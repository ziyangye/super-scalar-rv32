==> flow/design.v <==
module UART_APB (
  input      [3:0]    io_apb_PADDR,
  input      [0:0]    io_apb_PSEL,
  input               io_apb_PENABLE,
  output reg          io_apb_PREADY,
  input               io_apb_PWRITE,
  input      [31:0]   io_apb_PWDATA,
  output reg [31:0]   io_apb_PRDATA,
  output              io_apb_PSLVERROR,
  output              io_sio_txdata_valid,
  input               io_sio_txdata_ready,
  output reg [7:0]    io_sio_txdata_payload,
  input               io_sio_rxdata_valid,
  output reg          io_sio_rxdata_ready,
  input      [7:0]    io_sio_rxdata_payload,
  output reg [15:0]   io_sio_reg_ClkDiv,
  output              io_sio_reg_ROverRun,
  input               io_sio_reg_OverRun,
  output     [3:0]    io_sio_reg_TXThreshold,
  output     [3:0]    io_sio_reg_RXThreshold,
  input               io_sio_reg_TXBusy,
  input               io_sio_reg_RXBusy,
  input      [3:0]    io_sio_reg_TXCnt,
  input      [3:0]    io_sio_reg_RXCnt,
  input               clk,
  input               resetn
);
  wire       [2:0]    _zz_when_UART_APB_l137;
  wire       [2:0]    _zz_when_UART_APB_l137_1;
  wire       [2:0]    _zz_when_UART_APB_l144;
  wire       [2:0]    _zz_when_UART_APB_l144_1;
  reg                 ByteOrder;
  reg        [1:0]    AccessWidth;
  wire                busCtr_askWrite;
  wire                busCtr_askRead;
  wire                busCtr_doWrite;
  wire                busCtr_doRead;
  reg        [31:0]   CtrConvert_RPort;
  reg        [31:0]   CtrConvert_WPort;
  reg        [2:0]    CtrConvert_AccCfg;
  reg        [2:0]    CtrConvert_LstCfg;
  reg        [1:0]    TXConvert_counter;
  reg                 TXConvert_WritingSignal;
  wire                when_UART_APB_l68;
  wire                when_UART_APB_l74;
  reg        [7:0]    _zz_io_sio_txdata_payload;
  reg        [7:0]    _zz_io_sio_txdata_payload_1;
  wire                when_UART_APB_l92;
  wire                when_UART_APB_l97;
  reg        [2:0]    RXConvert_counter;
  reg                 RXConvert_ReadingSignal;
  reg        [31:0]   RXConvert_rxdata;
  wire                when_UART_APB_l114;
  wire                when_UART_APB_l121;
  wire                when_UART_APB_l137;
  wire                when_UART_APB_l144;
  wire                when_UART_APB_l152;
  assign _zz_when_UART_APB_l137 = (_zz_when_UART_APB_l137_1 + 3'b001);
  assign _zz_when_UART_APB_l137_1 = {1'd0, AccessWidth};
  assign _zz_when_UART_APB_l144 = (_zz_when_UART_APB_l144_1 + 3'b001);
  assign _zz_when_UART_APB_l144_1 = {1'd0, AccessWidth};
  always @(*) begin
    io_apb_PREADY = 1'b1;
    if(TXConvert_WritingSignal) begin
      if(when_UART_APB_l97) begin
        io_apb_PREADY = 1'b0;
      end
    end
    if(RXConvert_ReadingSignal) begin
      if(when_UART_APB_l144) begin
        io_apb_PREADY = 1'b0;
      end
    end
  end
  always @(*) begin
    io_apb_PRDATA = 32'h0;
    case(io_apb_PADDR)
      4'b1100 : begin
        io_apb_PRDATA[31 : 0] = RXConvert_rxdata;
      end
      4'b0000 : begin
        io_apb_PRDATA[31 : 0] = CtrConvert_RPort;
      end
      4'b0100 : begin
        io_apb_PRDATA[15 : 0] = io_sio_reg_ClkDiv;
      end
      default : begin
      end
    endcase
  end
  assign io_apb_PSLVERROR = 1'b0;
  assign busCtr_askWrite = ((io_apb_PSEL[0] && io_apb_PENABLE) && io_apb_PWRITE);
  assign busCtr_askRead = ((io_apb_PSEL[0] && io_apb_PENABLE) && (! io_apb_PWRITE));
  assign busCtr_doWrite = (((io_apb_PSEL[0] && io_apb_PENABLE) && io_apb_PREADY) && io_apb_PWRITE);
  assign busCtr_doRead = (((io_apb_PSEL[0] && io_apb_PENABLE) && io_apb_PREADY) && (! io_apb_PWRITE));
  always @(*) begin
    CtrConvert_AccCfg[2 : 1] = AccessWidth;
    CtrConvert_AccCfg[0] = ByteOrder;
  end
  always @(*) begin
    CtrConvert_RPort = 32'h0;
    CtrConvert_RPort[3 : 0] = io_sio_reg_RXCnt;
    CtrConvert_RPort[7 : 4] = io_sio_reg_TXCnt;
    CtrConvert_RPort[8] = io_sio_reg_RXBusy;
    CtrConvert_RPort[9] = io_sio_reg_TXBusy;
    CtrConvert_RPort[19 : 16] = io_sio_reg_RXThreshold;
    CtrConvert_RPort[23 : 20] = io_sio_reg_TXThreshold;
    CtrConvert_RPort[24] = io_sio_reg_OverRun;
    CtrConvert_RPort[25] = ByteOrder;
    CtrConvert_RPort[27 : 26] = AccessWidth;
  end
  assign io_sio_reg_RXThreshold = CtrConvert_WPort[19 : 16];
  assign io_sio_reg_TXThreshold = CtrConvert_WPort[23 : 20];
  assign io_sio_reg_ROverRun = CtrConvert_WPort[24];
  always @(*) begin
    TXConvert_WritingSignal = 1'b0;
    if(when_UART_APB_l68) begin
      TXConvert_WritingSignal = 1'b1;
    end
  end
  assign when_UART_APB_l68 = ((((io_apb_PADDR == 4'b1000) && (io_apb_PENABLE == 1'b1)) && (io_apb_PWRITE == 1'b1)) && (io_apb_PSEL[0] == 1'b1));
  assign when_UART_APB_l74 = (ByteOrder == 1'b0);
  always @(*) begin
    case(TXConvert_counter)
      2'b00 : begin
        _zz_io_sio_txdata_payload = io_apb_PWDATA[7 : 0];
      end
      2'b01 : begin
        _zz_io_sio_txdata_payload = io_apb_PWDATA[15 : 8];
      end
      2'b10 : begin
        _zz_io_sio_txdata_payload = io_apb_PWDATA[23 : 16];
      end
      default : begin
        _zz_io_sio_txdata_payload = io_apb_PWDATA[31 : 24];
      end
    endcase
  end
  always @(*) begin
    if(when_UART_APB_l74) begin
      io_sio_txdata_payload = _zz_io_sio_txdata_payload;
    end else begin
      io_sio_txdata_payload = _zz_io_sio_txdata_payload_1;
    end
  end
  always @(*) begin
    case(TXConvert_counter)
      2'b00 : begin
        _zz_io_sio_txdata_payload_1 = io_apb_PWDATA[31 : 24];
      end
      2'b01 : begin
        _zz_io_sio_txdata_payload_1 = io_apb_PWDATA[23 : 16];
      end
      2'b10 : begin
        _zz_io_sio_txdata_payload_1 = io_apb_PWDATA[15 : 8];
      end
      default : begin
        _zz_io_sio_txdata_payload_1 = io_apb_PWDATA[7 : 0];
      end
    endcase
  end
  assign io_sio_txdata_valid = TXConvert_WritingSignal;
  assign when_UART_APB_l92 = (! TXConvert_WritingSignal);
  assign when_UART_APB_l97 = ((TXConvert_counter != AccessWidth) || (io_sio_txdata_ready == 1'b0));
  always @(*) begin
    RXConvert_ReadingSignal = 1'b0;
    if(when_UART_APB_l114) begin
      RXConvert_ReadingSignal = 1'b1;
    end
  end
  assign when_UART_APB_l114 = ((((io_apb_PADDR == 4'b1100) && (io_apb_PENABLE == 1'b1)) && (io_apb_PWRITE == 1'b0)) && (io_apb_PSEL[0] == 1'b1));
  always @(*) begin
    io_sio_rxdata_ready = 1'b0;
    if(when_UART_APB_l137) begin
      io_sio_rxdata_ready = 1'b1;
    end
  end
  assign when_UART_APB_l121 = (ByteOrder == 1'b0);
  assign when_UART_APB_l137 = ((RXConvert_counter != _zz_when_UART_APB_l137) && RXConvert_ReadingSignal);
  assign when_UART_APB_l144 = (RXConvert_counter != _zz_when_UART_APB_l144);
  assign when_UART_APB_l152 = (CtrConvert_AccCfg != CtrConvert_LstCfg);
  always @(posedge clk or negedge resetn) begin
    if(!resetn) begin
      ByteOrder <= 1'b0;
      AccessWidth <= 2'b00;
      CtrConvert_WPort <= 32'h0;
      TXConvert_counter <= 2'b00;
      RXConvert_counter <= 3'b000;
      RXConvert_rxdata <= 32'h0;
      io_sio_reg_ClkDiv <= 16'h0;
    end else begin
      ByteOrder <= CtrConvert_WPort[25];
      AccessWidth <= CtrConvert_WPort[27 : 26];
      CtrConvert_WPort[24] <= 1'b0;
      if(when_UART_APB_l92) begin
        TXConvert_counter <= 2'b00;
      end
      if(TXConvert_WritingSignal) begin
        if(io_sio_txdata_ready) begin
          TXConvert_counter <= (TXConvert_counter + 2'b01);
        end
      end
      if(when_UART_APB_l121) begin
        case(RXConvert_counter)
          3'b000 : begin
            RXConvert_rxdata[7 : 0] <= io_sio_rxdata_payload;
          end
          3'b001 : begin
            RXConvert_rxdata[15 : 8] <= io_sio_rxdata_payload;
          end
          3'b010 : begin
            RXConvert_rxdata[23 : 16] <= io_sio_rxdata_payload;
          end
          3'b011 : begin
            RXConvert_rxdata[31 : 24] <= io_sio_rxdata_payload;
          end
          default : begin
          end
        endcase
      end else begin
        case(RXConvert_counter)
          3'b000 : begin
            RXConvert_rxdata[31 : 24] <= io_sio_rxdata_payload;
          end
          3'b001 : begin
            RXConvert_rxdata[23 : 16] <= io_sio_rxdata_payload;
          end
          3'b010 : begin
            RXConvert_rxdata[15 : 8] <= io_sio_rxdata_payload;
          end
          3'b011 : begin
            RXConvert_rxdata[7 : 0] <= io_sio_rxdata_payload;
          end
          default : begin
          end
        endcase
      end
      if(when_UART_APB_l137) begin
        if(io_sio_rxdata_valid) begin
          RXConvert_counter <= (RXConvert_counter + 3'b001);
        end
      end
      if(RXConvert_ReadingSignal) begin
        if(!when_UART_APB_l144) begin
          RXConvert_counter <= 3'b000;
        end
      end
      if(when_UART_APB_l152) begin
        TXConvert_counter <= 2'b00;
        RXConvert_counter <= 3'b000;
      end
      case(io_apb_PADDR)
        4'b0000 : begin
          if(busCtr_doWrite) begin
            CtrConvert_WPort <= io_apb_PWDATA[31 : 0];
          end
        end
        4'b0100 : begin
          if(busCtr_doWrite) begin
            io_sio_reg_ClkDiv <= io_apb_PWDATA[15 : 0];
          end
        end
        default : begin
        end
      endcase
    end
  end
  always @(posedge clk) begin
    CtrConvert_LstCfg <= CtrConvert_AccCfg;
  end
endmodule
### From RTL to reports: UART_APB

What the tools print for UART_APB, step after step.
Line numbers count from 1 in the design file above.
Operators: Yosys type, input widths -> output width; for muxes data width and select width s.
Library cell names are shortened.
Not given: --

| inputs | value |
|---|---|
| top module | UART_APB |
| clock | clk |
| standard-cell library | sky130hd |
| timing corner | tt_025C_1v80 |

### After elaboration

Counts by Yosys on the flattened word-level netlist (proc, flatten, opt, wreduce; memories kept). Register bits leave out memories and registers merged into their read ports (data or address). Print and check cells are left out. Cells with the same type and inputs are merged into one.

| bit counts | value |
|---|---|
| flip-flop bits (word level) | 87 |
| input bits | 62 |
| output and inout bits | 69 |
| elaborated cells | 88 |

| operators by class | value |
|---|---|
| add/sub/neg operators | 3 |
| equality and inequality tests | 15 |
| muxes and demuxes | 31 |
| bitwise gates (word level) | 2 |
| reduce/logical cells | 24 |

Operators by type and width:

| kind | count |
|---|---|
| $mux 8 | 9 |
| $pmux 16 s3 | 1 |
| $pmux 8 s3 | 2 |
| $pmux 16 s2 | 1 |
| $mux 3 | 5 |
| $reduce_and 2->1 | 6 |
| $logic_and 1x1->1 | 10 |
| $mux 1 | 9 |
| $ne 2x1->1 const B | 4 |
| $reduce_bool 2->1 | 4 |
| $eq 4x4->1 const B | 2 |
| $mux 2 | 4 |
| $eq 3x2->1 const B | 2 |
| $ne 3x3->1 | 2 |
| $eq 4x3->1 const B | 1 |
| $logic_not 4->1 | 1 |
| $add 2x1->3 const B | 1 |
| $add 3x1->3 const B | 1 |
| $eq 3x1->1 const B | 1 |
| $logic_not 3->1 | 1 |
| $not 1->1 | 2 |
| $add 2x1->2 const B | 1 |
| $eq 2x1->1 const B | 1 |
| $ne 2x2->1 | 1 |
| $eq 2x2->1 const B | 1 |
| $logic_not 2->1 | 1 |
| $logic_or 1x1->1 | 1 |

### Logic depth

Longest topological path by Yosys (ltp), each cell counted once; first at word level (registers and memories cut), then after technology mapping (sequential cells cut; the memories' decode and read muxes count).

| logic depth | value |
|---|---|
| word-level depth | 12 |
| ABC_AREA | 0 |
| depth in mapped cells | 7 |
| mapped depth without buffers | 5 |

### Mapped cells and area

Yosys stat after the flow's synthesis: flattened, memories mapped to cells. It holds for the ABC_AREA given above (unset counts as 0); a run with the other value may have another netlist.

| mapped netlist | value |
|---|---|
| standard cells after synthesis | 310 |
| cell area after synthesis | 3829.9 sq um |
| sequential part of the area | 1761.7 sq um |
| mapped flip-flops | 71 |
| buffer cells | 27 |

Cell types:

| cell type | count | area in all (sq um) |
|---|---|---|
| dfrtp_1 | 68 | 1.7E+03 |
| mux2_1 | 30 | 337.824 |
| mux2_2 | 29 | 326.563 |
| mux4_2 | 8 | 180.173 |
| a222oi_1 | 16 | 160.154 |
| a22o_1 | 18 | 157.651 |
| ha_1 | 10 | 125.12 |
| buf_4 | 12 | 90.086 |
| inv_1 | 21 | 78.826 |
| nand2_1 | 21 | 78.826 |
| a22oi_1 | 10 | 75.072 |
| dfxtp_1 | 3 | 60.058 |
| xnor2_1 | 6 | 52.55 |
| mux2i_1 | 5 | 50.048 |
| and2_1 | 6 | 37.536 |
| xor2_1 | 4 | 35.034 |
| clkbuf_1 | 9 | 33.782 |
| mux2i_2 | 2 | 27.526 |

Not listed: further types 18, cells in them 32.

### Path before layout

Source: OpenSTA report_checks on the synthesized netlist (no wires, ideal clock, input and output delay 20% of the period each), path of least setup slack; recovery checks are left aside. Register names are those of the netlist, which keeps one name where synthesis merged equal registers.

| timing post-synthesis | value |
|---|---|
| kind | reg-to-output |
| start | register TXConvert_counter[0] |
| end | output port io_sio_txdata_payload[5] |
| clock period | 2400 ps |
| output delay | 480 ps |
| launch time at the first pin | 0 ps |
| data arrival time | 1842 ps |
| data required time | 1920 ps |
| path slack | 78 ps |
| delay of the path | 1842 ps |
| stages | 8 |
| path buffers | 2 |
| period reached after synthesis | 2322 ps |

"delay of the path" is the arrival time less input delay plus setup time.
At an output port there is no setup time.
"stages" counts driving pins, that of a launching flip-flop among them; a cell with two outputs on the path counts twice.
"period reached after synthesis" is the clock period less the worst setup slack; recovery checks do not enter. This is arithmetic on one report: input and output delays are still those of the set period (20% each).
Between the ends stands the longest chain of elaborated cells between them, by number of cells; it is not shown to be the way that was timed. Of several equally long chains one is given.
Each line given opens the expression or statement behind the cell; cells for indexed reads and writes are added by Yosys, which also makes memories of some case tables.
At most two assigning lines are given for a register; there are more.

| on the way, post-synthesis | value |
|---|---|
| cells stage by stage | dfrtp_1 -> inv_1 -> ha_1 -> clkbuf_1 -> clkbuf_1 -> a222oi_1 -> inv_1 -> mux4_2 |
| cells in the longest elaborated chain | 3 |
| elaborated cells on any way between the ends | 6 |
| classes of those cells | eq/ne: 2; mux: 3; reduce/logical: 1 |

RTL lines, path post-synthesis:

| what | line | text |
|---|---|---|
| from (decl) | 42 | `reg        [1:0]    TXConvert_counter;` |
| from (assign) | 187 | `TXConvert_counter <= 2'b00;` |
| from (assign) | 200 | `TXConvert_counter <= (TXConvert_counter + 2'b01);` |
| $eq 2x2->1 | 124 | `case(TXConvert_counter)` |
| $pmux 8 s3 | 124 |  |
| $mux 8 | 140 | `if(when_UART_APB_l74) begin` |
| to (decl) | 12 | `output reg [7:0]    io_sio_txdata_payload,` |

### Worst path after layout

From the final timing report of run 2: the path of least setup slack in the routed layout; clock arrival at registers is part of the times.
The path's times are printed in steps of 10 ps; the period is the one set.

| timing post-layout | value |
|---|---|
| kind | reg-to-output |
| start | register TXConvert_counter[1] |
| end | output port io_sio_txdata_payload[6] |
| clock period | 2070 ps |
| output delay | 410 ps |
| launch time at the first pin | 330 ps |
| data arrival time | 2200 ps |
| data required time | 1660 ps |
| path slack | -550 ps |
| stages | 8 |
| path buffers | 3 |

Between the ends stands the longest chain of elaborated cells between them, by number of cells; it is not shown to be the way that was timed. Of several equally long chains one is given.
At most two assigning lines are given for a register; there are more.

| on the way, post-layout | value |
|---|---|
| cells stage by stage | dfrtp_1 -> buf_6 -> ha_4 -> buf_8 -> a222oi_1 -> inv_1 -> mux4_2 -> buf_6 |
| cells in the longest elaborated chain | 3 |
| elaborated cells on any way between the ends | 6 |
| classes of those cells | eq/ne: 2; mux: 3; reduce/logical: 1 |

RTL lines, path post-layout:

| what | line | text |
|---|---|---|
| from (decl) | 42 | `reg        [1:0]    TXConvert_counter;` |
| from (assign) | 187 | `TXConvert_counter <= 2'b00;` |
| from (assign) | 200 | `TXConvert_counter <= (TXConvert_counter + 2'b01);` |
| $eq 2x2->1 | 124 | `case(TXConvert_counter)` |
| $pmux 8 s3 | 124 |  |
| $mux 8 | 140 | `if(when_UART_APB_l74) begin` |
| to (decl) | 12 | `output reg [7:0]    io_sio_txdata_payload,` |

Measured data: module UART_APB, platform sky130hd, 2 stored runs of the flow under differing settings, order arbitrary. Input and output delays are each 20% of the period that was set; the output load is 0.01 pF.
"clock period achieved" = clock period - worst setup slack. The figure is calculated, with input and output delays left at 20% of the set period.
"allowed time less slack (worst setup path)" is the time allowed to the run's worst setup path (the clock period less input and output delay, where it has them) less its slack. Clock arrival times count: a late capture clock shortens it, a late launch clock lengthens it.
By "power consumption" is meant OpenSTA's value without simulated activity: inputs other than the clock are taken to toggle once in ten clock periods, and the tool carries that through the logic.
"allowed time less slack (worst setup path)" is known to 10 ps.
Settings: - = not set for that run.
Among the results, - means that no value is shown for the run.

| item | run 1 | run 2 |
|---|---|---|
| period_ns | 1.41 | 2.07 |
| CORE_UTILIZATION | 48 | 24 |
| CORE_ASPECT_RATIO | 1.12 | - |
| CORE_MARGIN | 6 | 2 |
| ABC_AREA | 1 | - |
| GPL_ROUTABILITY_DRIVEN | 0 | - |
| CTS_CLUSTER_SIZE | 10 | 37 |
| SLEW_MARGIN | 0 | 20 |
| MIN_ROUTING_LAYER | met2 | - |
| CAP_MARGIN | 20 | 20 |
| SETUP_SLACK_MARGIN | - | -0.02 |
| CELL_PAD_IN_SITES_GLOBAL_PLACEMENT | - | 0 |
| CELL_PAD_IN_SITES_DETAIL_PLACEMENT | - | 0 |
| GPL_TIMING_DRIVEN | - | 1 |
| CTS_CLUSTER_DIAMETER | - | 283 |
| synthesized cell area (sq um) | - | 3829.9 |
| full die area (sq um) | - | 16984.6 |
| allowed time less slack (worst setup path) (ps) | - | 2200 |
| worst setup path kind | - | reg-to-output |
| area of the standard cells in the finished layout (sq um) | - | 6734.0 |
| power consumption (mW) | - | 4.486 |
| clock period achieved (ps) | - | 2615 |
| post-route setup TNS (ps) | - | -6301 |
| post-layout utilization (%) | - | 42.9 |
| worst slack on setup checks (ps) | - | -545 |

Run 1: no final report: routing broke off with DPL-0038
